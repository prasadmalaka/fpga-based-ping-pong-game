==> flow/design.v <==
`timescale 1ns / 1ps
module counter(
    input clk,               
    input reset,             
    input l_d_inc,           
    input r_d_inc,           
    input d_clr,             
    output reg [3:0] dig0,   
    output reg [3:0] dig1,   
    output reg [3:0] dig2,   
    output reg [3:0] dig3    
);
    always @(posedge clk or posedge reset) begin
        if (reset) begin
            dig0 <= 0;
            dig1 <= 0;
            dig2 <= 0;
            dig3 <= 0;
        end
        else if (d_clr) begin
            dig0 <= 0;
            dig1 <= 0;
            dig2 <= 0;
            dig3 <= 0;
        end
        else begin
            if (r_d_inc) begin
                if (dig0 == 9) begin
                    dig0 <= 0;
                    if (dig1 == 9)
                        dig1 <= 0;
                    else
                        dig1 <= dig1 + 1;
                end
                else begin
                    dig0 <= dig0 + 1;
                end
            end
            if (l_d_inc) begin
                if (dig2 == 9) begin
                    dig2 <= 0;
                    if (dig3 == 9)
                        dig3 <= 0;
                    else
                        dig3 <= dig3 + 1;
                end
                else begin
                    dig2 <= dig2 + 1;
                end
            end
        end
    end
endmodule
# Reports on counter
# What the tools print for counter, step after step.
# Line numbers count from 1 in the design file above.
# Operators: Yosys type, input widths -> output width; for muxes data width and select width s.
# Library cell names are shortened.
# A cell with - has no value.
# inputs
top,counter
clock_port,clk
cell_library,sky130hd
pvt_corner,tt_025C_1v80

# After elaboration
# Yosys after proc, flatten, opt, wreduce and memory -nomap, before mapping. Memory bits, and registers merged into a memory's read port (data or address), are not among the register bits. Print and check cells are not counted. Equal cells are merged and count once.
# word_totals
wordCells,32
out_inout_bits,16
in_bits,5
register_bits,16
# classes
n_mux,14
n_reduce_logical,6
eq_ne,4
add_sub_neg,4
# op_table
cell,n
$mux 4,14
$add 4x1->4 const B,4
$eq 4x4->1 const B,4
$reduce_bool 2->1,4
$reduce_and 2->1,2

# Depth
# Longest topological path by Yosys (ltp), each cell counted once; first at word level (registers and memories cut), then after technology mapping (sequential cells cut; the memories' decode and read muxes count).
# logic_depth
depth_word,5
abc_area,0
depth_mapped,5

# Mapped cells and area
# Source: synth_stat.txt of the flow (Yosys; design flattened, memories mapped). It holds for the ABC_AREA given above (unset counts as 0); a run with the other value may have another netlist.
# Totals and module areas in this step are rounded.
# types
cell,n,type_area_um2
dfrtp_1,16,400.384
ha_1,8,100.096
inv_1,11,41.29
nand2b_1,5,31.28
nand3b_1,4,30.029
a21oi_1,5,25.024
and4b_1,2,20.019
mux2i_1,2,20.019
o21ai_0,4,20.019
nand4b_1,2,17.517
xor2_1,2,17.517
buf_2,3,15.014
nand4b_2,1,15.014
nor2_1,4,15.014
o211ai_2,1,12.512
mux2_2,1,11.261
nand2_1,3,11.261
or4_4,1,11.261
# Not listed: further types 17, cells in them 18.
# synth_totals
synth_area_um2,960
buf_cells,3
flip_flops,16
cell_count,93
seq_area_um2,400

# Timing after synthesis
# Source: OpenSTA report_checks on the synthesized netlist (no wires, ideal clock, input and output delay 20% of the period each), path of least setup slack; recovery checks are left aside. Register names are those of the netlist, which keeps one name where synthesis merged equal registers.
# synth_timing
path_kind,reg-to-reg
startpoint,register dig0[1]
endpoint,register dig1[3]
delay_ns,1.421
arrival_time_ns,1.341
stages,6
slack_ns,0.008
period_ns,1.43
setup_ns,0.080
t_first_pin_ns,0.000
path_buffers,0
synth_period_reached_ns,1.422
# "delay_ns" = arrival - input delay + setup time.
# "stages": output pins that drive a net of the path, with the launching flip-flop's if there is one; two outputs of one cell count as two.
# "synth_period_reached_ns" = period - worst setup slack (recovery checks aside). The figure is calculated, with input and output delays left at 20% of the set period.
# Between the ends stands the longest chain of elaborated cells between them, by number of cells; it is not shown to be the way that was timed. Of several equally long chains one is given.
# Each line given opens the expression or statement behind the cell; cells for indexed reads and writes are added by Yosys, which also makes memories of some case tables.
# At most two assigning lines are given for a register; there are more.
# synth_via
cell_sequence,dfrtp_1 inv_1 ha_1 nand4b_2 or4_4 o211ai_2
elab_chain_len,4
cone_cells,6
lines_between,3
# synth_rtl
item,line_no,rtl
from (decl),8,"output reg [3:0] dig0,"
from (assign),15,dig0 <= 0;
from (assign),36,dig0 <= dig0 + 1;
$eq 4x4->1,28,if (dig0 == 9) begin
$mux 4,28,
$mux 4,27,if (r_d_inc) begin
$mux 4,20,else if (d_clr) begin
to (assign),22,dig1 <= 0;
to (assign),33,dig1 <= dig1 + 1;
to (decl),9,"output reg [3:0] dig1,"

# Worst path after layout
# From the final timing report of record 1: the path of least setup slack in the routed layout; clock arrival at registers is part of the times.
# layout_timing
path_kind,reg-to-output
startpoint,register dig0[0]
endpoint,output dig0[0]
slack_ns,0.14
t_first_pin_ns,0.28
arrival_time_ns,1.31
period_ns,1.81
path_buffers,1
stages,2
# At most two assigning lines are given for a register; there are more.
# layout_via
cell_sequence,dfrtp_1 clkdlybuf4s50_1
elab_chain_len,0
cone_cells,0
lines_between,0
# layout_rtl
item,line_no,rtl
from (decl),8,"output reg [3:0] dig0,"
from (assign),15,dig0 <= 0;
from (assign),36,dig0 <= dig0 + 1;
to (decl),8,

# Module counter, platform sky130hd: 2 stored runs of the flow (Yosys, OpenROAD) with differing settings, in no particular order. Input and output delays are each 20% of the period that was set; the output load is 0.01 pF.
# "critical_path_time_ns" = time allowed to the worst setup path (clock period - input delay - output delay, where it has them) - its slack; a late launch clock adds to it, a late capture clock takes from it.
# The measured numbers are rounded.
# A setting shown as n/a is not set for that run.
stored run,period_ns,CAP_MARGIN,CORE_MARGIN,CORE_UTILIZATION,SLEW_MARGIN,SETUP_SLACK_MARGIN,PLACE_DENSITY_LB_ADDON,GPL_TIMING_DRIVEN,CTS_CLUSTER_SIZE,CTS_CLUSTER_DIAMETER,MAX_ROUTING_LAYER,synthArea_um2,cell_area_final_um2,critical_path_time_ns,worst_setup_path_type,tns_ns,die_footprint_um2,final_util_pct,ws_setup_ns
record 1,1.81,20,2,40,20,n/a,n/a,n/a,n/a,n/a,n/a,960,1200,1.31,reg-to-output,0.000,2800,56,0.14
record 2,2.01,20,2,25,20,0.28,0.26,0,53,195,met5,960,1300,1.28,reg-to-output,0.000,4300,34,0.33
